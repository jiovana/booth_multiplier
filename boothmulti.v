==> flow/design.v <==
module boothmulti #(
    parameter INPUT_WIDTH = 6 ,
    parameter INTERNAL_WIDTH = 14,
    parameter OUTPUT_WIDTH = 12
  )(
    input clk, rst, enP,
    input [(INPUT_WIDTH-1):0] multiplicand, multiplier,
    output wire [(OUTPUT_WIDTH-1):0] product
  ); 
  reg signed [INPUT_WIDTH:0] reg_A, reg_S ; 
  reg signed [(INTERNAL_WIDTH-1):0] reg_P;
  wire signed [(INPUT_WIDTH-1):0] complement2_A;
  wire signed [INPUT_WIDTH:0] sum, s_double, a_double, mux_input;
  wire signed [(INTERNAL_WIDTH-1):0]  mux_op ;
  wire en_Op;
  assign complement2_A = ~(multiplicand) + 6'd1;
  assign s_double = reg_S <<< 1'b1;  
  assign a_double = reg_A <<< 1'd1;  
  assign mux_input = (reg_P[2]) ? ((reg_P[1] ^ reg_P[0]) ? reg_S : s_double) 
                                  : ((reg_P[1] ^ reg_P[0]) ? reg_A : a_double);
  assign sum = mux_input + reg_P[(INTERNAL_WIDTH-1):7];
  assign en_Op = (reg_P[2] & ~reg_P[1]) | (~reg_P[2] & reg_P[0]) | (reg_P[1] & ~reg_P[0]);
  assign mux_op = (en_Op) ? {sum,reg_P[6:0]} : reg_P;
  always @(posedge clk) begin
    if (rst) begin
      reg_A <= {multiplicand[5], multiplicand};  
      reg_S <= {complement2_A[5], complement2_A};
    end
  end
  always @(posedge clk) begin
    if (rst)
        reg_P <= {7'd0,multiplier,1'b0};      
    else if (enP)
      reg_P <= mux_op >>> 2'b10;  
  end
  assign product = reg_P[OUTPUT_WIDTH:1];
endmodule
* Reports on boothmulti
Tool output for the design above, in the order of the flow. Lines are those of the file above, counted from 1. A cell with n/a has no value.
Inputs: design top boothmulti, clock port clk, standard-cell library sky130hd, corner tt_025C_1v80

* Elaborated design
Counts by Yosys on the flattened word-level netlist (proc, flatten, opt, wreduce; memories kept). Register bits leave out memories and registers merged into their read ports (data or address). Print and check cells are left out. Cells with the same type and inputs are merged into one.
Storage and ports: flip-flop bits (word level) 24, latch bits 0, memory bits (writable) 0, ROM bits 0, word width x clocked read ports 0, memories 0, bits of input ports 15, output and inout port bits 12
Cells by class: add/sub/neg operators 2, $mul 0, divide/modulo/power cells 0, order comparisons 0, eq/ne operators 0, shift-type cells 0, multiplexer cells 6, bitwise gates (word level) 10, reduce/logical cells 1
Operators with widths (number):
- 2-to-1 mux 7 bit | 3
- 2-to-1 mux 14 bit | 1
- 2-to-1 mux 6 bit | 2
- adder 7 bit | 1
- adder 6 x 1 -> 6 bit with constant B | 1
- NOT 6 bit | 1
- bitwise AND 1 bit | 3
- NOT 1 bit | 3
- OR 1 bit | 2
- nonzero test 2 bit | 1
- bitwise XOR 1 bit | 1

* Depth
Longest topological path by Yosys (ltp), each cell counted once; first at word level (registers and memories cut), then after technology mapping (sequential cells cut; the memories' decode and read muxes count).
Logic depth: depth after elaboration 7, ABC_AREA 0, gate-level depth with buffers 12, depth with buffers taken out 11

* Netlist
The flow's flattened synthesis, as Yosys stat reports it; memories are mapped. The netlist is that of the ABC_AREA named above (0 if unset); the other value can give another one. The area totals of this step are shown rounded.
Mapped netlist: standard cells after synthesis 126, chip area (Yosys) 1438 sq um, area of sequential cells 630.6 sq um, mapped flip-flops 23
Cell types:
- sky130_fd_sc_hd__edfxtp_1 | number 17, total area 510.49 sq um
- sky130_fd_sc_hd__dfxtp_1 | number 6, total area 120.115 sq um
- sky130_fd_sc_hd__ha_1 | number 9, total area 112.608 sq um
- sky130_fd_sc_hd__mux4_1 | number 3, total area 78.826 sq um
- sky130_fd_sc_hd__a22o_1 | number 6, total area 52.55 sq um
- sky130_fd_sc_hd__buf_4 | number 7, total area 52.55 sq um
- sky130_fd_sc_hd__mux2i_1 | number 5, total area 50.048 sq um
- sky130_fd_sc_hd__nor2_1 | number 10, total area 37.536 sq um
- sky130_fd_sc_hd__xnor2_1 | number 4, total area 35.034 sq um
- sky130_fd_sc_hd__nor2b_1 | number 5, total area 31.28 sq um
- sky130_fd_sc_hd__a211oi_1 | number 4, total area 30.029 sq um
- sky130_fd_sc_hd__a21oi_1 | number 6, total area 30.029 sq um
- sky130_fd_sc_hd__o21ai_0 | number 5, total area 25.024 sq um
- sky130_fd_sc_hd__inv_1 | number 6, total area 22.522 sq um
- sky130_fd_sc_hd__mux2_2 | number 2, total area 22.522 sq um
- sky130_fd_sc_hd__fa_1 | number 1, total area 20.019 sq um
- sky130_fd_sc_hd__nand2_1 | number 5, total area 18.768 sq um
- sky130_fd_sc_hd__a21oi_4 | number 1, total area 16.266 sq um
Not listed: further types 17, cells in them 24.

* Worst setup path after synthesis
Path of least setup slack by OpenSTA after synthesis, without wires, with an ideal clock, recovery checks aside; 20% of the period is set as input and as output delay. Where synthesis merged equal registers, the netlist keeps one of their names.
Path post-synthesis: path kind register to register, start reg reg_P[1], end reg reg_P[11], period 2.96 ns, data arrival time 2.433 ns, required time 2.837 ns, setup slack 0.404 ns, delay of the path 2.556 ns, driving pins on the path 11, path buffers 1, period reached after synthesis 2.556 ns
"delay of the path" is the arrival time less input delay plus setup time. "driving pins on the path": output pins that drive a net of the path, with the launching flip-flop's if there is one; two outputs of one cell count as two. "period reached after synthesis" is the clock period less the worst setup slack; recovery checks do not enter. This is arithmetic on one report: input and output delays are still those of the set period (20% each). Between the ends stands the longest chain of elaborated cells between them, by number of cells; it is not shown to be the way that was timed. Of several equally long chains one is given. Each line given opens the expression or statement behind the cell; cells for indexed reads and writes are added by Yosys, which also makes memories of some case tables.
On the way, post-synthesis: path through sky130_fd_sc_hd__edfxtp_1 > sky130_fd_sc_hd__ha_1 > sky130_fd_sc_hd__clkbuf_1 > sky130_fd_sc_hd__o21ai_0 > sky130_fd_sc_hd__inv_1 > sky130_fd_sc_hd__fa_1 > sky130_fd_sc_hd__nand2b_1 > sky130_fd_sc_hd__a21oi_1 > sky130_fd_sc_hd__o22ai_1 > sky130_fd_sc_hd__mux2i_1 > sky130_fd_sc_hd__mux2_1, length of the longest elaborated chain 5, elaborated cells between the ends (all ways) 11, classes of those cells 1 x add/sub; 4 x mux; 6 x logic
Ends and longest elaborated chain, post-synthesis:
- start, declared | RTL line 11 | reg signed [(INTERNAL_WIDTH-1):0] reg_P;
- start, assigned | RTL line 32 | reg_P <= {7'd0,multiplier,1'b0};
- start, assigned | RTL line 34 | reg_P <= mux_op >>> 2'b10;
- bitwise XOR 1 bit | RTL line 20 | : ((reg_P[1] ^ reg_P[0]) ? reg_A : a_double);
- 2-to-1 mux 6 bit | RTL line 20
- 2-to-1 mux 7 bit | RTL line 19 | assign mux_input = (reg_P[2]) ? ((reg_P[1] ^ reg_P[0]) ? reg_S : s_double)
- adder 7 bit | RTL line 21 | assign sum = mux_input + reg_P[(INTERNAL_WIDTH-1):7];
- 2-to-1 mux 14 bit | RTL line 23 | assign mux_op = (en_Op) ? {sum,reg_P[6:0]} : reg_P;
- end, assigned | RTL line 32
- end, assigned | RTL line 34
- end, declared | RTL line 11

* Path in the finished layout
Path of least setup slack in the final report of entry A (OpenROAD, finished layout, wires in). Where an end is a register, its clock arrival counts in the times.
Path post-layout: path kind register to register, start reg reg_P[1], end reg reg_P[11], period 3.04 ns, data arrival time 2.98 ns, required time 3.25 ns, setup slack 0.27 ns, driving pins on the path 10, path buffers 0
Between the ends stands the longest chain of elaborated cells between them, by number of cells; it is not shown to be the way that was timed. Of several equally long chains one is given.
On the way, post-layout: path through sky130_fd_sc_hd__edfxtp_1 > sky130_fd_sc_hd__ha_1 > sky130_fd_sc_hd__o21ai_0 > sky130_fd_sc_hd__inv_1 > sky130_fd_sc_hd__fa_1 > sky130_fd_sc_hd__nand2b_1 > sky130_fd_sc_hd__a21oi_1 > sky130_fd_sc_hd__o22ai_1 > sky130_fd_sc_hd__mux2i_1 > sky130_fd_sc_hd__mux2_1, length of the longest elaborated chain 5, elaborated cells between the ends (all ways) 11, classes of those cells 1 x add/sub; 4 x mux; 6 x logic
Ends and longest elaborated chain, post-layout:
- start, declared | RTL line 11 | reg signed [(INTERNAL_WIDTH-1):0] reg_P;
- start, assigned | RTL line 32 | reg_P <= {7'd0,multiplier,1'b0};
- start, assigned | RTL line 34 | reg_P <= mux_op >>> 2'b10;
- bitwise XOR 1 bit | RTL line 20 | : ((reg_P[1] ^ reg_P[0]) ? reg_A : a_double);
- 2-to-1 mux 6 bit | RTL line 20
- 2-to-1 mux 7 bit | RTL line 19 | assign mux_input = (reg_P[2]) ? ((reg_P[1] ^ reg_P[0]) ? reg_S : s_double)
- adder 7 bit | RTL line 21 | assign sum = mux_input + reg_P[(INTERNAL_WIDTH-1):7];
- 2-to-1 mux 14 bit | RTL line 23 | assign mux_op = (en_Op) ? {sum,reg_P[6:0]} : reg_P;
- end, assigned | RTL line 32
- end, assigned | RTL line 34
- end, declared | RTL line 11

## Implementation results

Flow measurements of boothmulti on sky130hd: 2 stored runs with different settings, listed in no order. Input and output delays are each 20% of the period that was set; the output load is 0.01 pF.
"period achieved": clock period set for the run, less the worst setup slack. It is reckoned from that one timing run; input and output delays stay at 20% of the period that was set.
"time of the worst setup path" means the part of the period allowed to the worst setup path (the constraints hold back 20% at inputs and 20% at outputs) less its slack; where the path has registers, the arrival times of their clocks count too.
"total power after layout" rests on the timing tool's default activity at the inputs, not on a simulated workload.
Measured values are rounded.

[entry A] flow files
==> flow/run.sh <==
#!/bin/bash
# the make line also repeats the synthesis and layout settings of config.mk as NAME=value (left out here)
make -C /OpenROAD-flow-scripts/flow DESIGN_CONFIG=/design/flow/config.mk WORK_HOME=/design/flow/orfs CLKGATE_MAP_FILE= finish
==> flow/config.mk <==
export PLATFORM = sky130hd
export DESIGN_NAME = boothmulti
export DESIGN_NICKNAME = boothmulti
export VERILOG_FILES = /design/flow/design.v
export SDC_FILE = /design/flow/constraint.sdc
export NUM_CORES = 4
export LEC_CHECK = 0
export CAP_MARGIN = 20
export CORE_MARGIN = 2
export CORE_UTILIZATION = 40
export SETUP_SLACK_MARGIN = -0.18
export SLEW_MARGIN = 20
==> flow/constraint.sdc <==
create_clock -name core_clock -period 3.04 [get_ports {clk}]
set_input_delay 0.6080 -clock core_clock [delete_from_list [all_inputs] [get_ports {clk}]]
set_output_delay 0.6080 -clock core_clock [all_outputs]
set_load 0.01 [all_outputs]

[entry A] result: setup slack of the worst path 0.272 ns; total power after layout 0.8240 mW; area of the die 4090 sq um; utilization after layout 50.8 %; time of the worst setup path 2.77 ns; worst setup path kind register to register; chip area in the Yosys report 1438 sq um; period achieved 2.768 ns; setup total negative slack 0.000 ns

[entry B] flow files
==> flow/run.sh <==
#!/bin/bash
# the make line also repeats the synthesis and layout settings of config.mk as NAME=value (left out here)
make -C /OpenROAD-flow-scripts/flow DESIGN_CONFIG=/design/flow/config.mk WORK_HOME=/design/flow/orfs CLKGATE_MAP_FILE= finish
==> flow/config.mk <==
export PLATFORM = sky130hd
export DESIGN_NAME = boothmulti
export DESIGN_NICKNAME = boothmulti
export VERILOG_FILES = /design/flow/design.v
export SDC_FILE = /design/flow/constraint.sdc
export NUM_CORES = 4
export LEC_CHECK = 0
export ABC_AREA = 0
export CAP_MARGIN = 20
export CELL_PAD_IN_SITES_DETAIL_PLACEMENT = 0
export CORE_MARGIN = 2
export CORE_UTILIZATION = 28
export CTS_CLUSTER_SIZE = 66
export GPL_ROUTABILITY_DRIVEN = 0
export PLACE_DENSITY_LB_ADDON = 0.22
export SETUP_SLACK_MARGIN = 0.66
export SLEW_MARGIN = 20
==> flow/constraint.sdc <==
create_clock -name core_clock -period 3.24 [get_ports {clk}]
set_input_delay 0.6480 -clock core_clock [delete_from_list [all_inputs] [get_ports {clk}]]
set_output_delay 0.6480 -clock core_clock [all_outputs]
set_load 0.01 [all_outputs]

[entry B] result: chip area in the Yosys report 1438 sq um; time of the worst setup path 2.49 ns; worst setup path kind register to register; period achieved 2.494 ns; total power after layout 0.8697 mW; setup total negative slack 0.000 ns; setup slack of the worst path 0.746 ns; utilization after layout 37.2 %; area of the die 5724 sq um
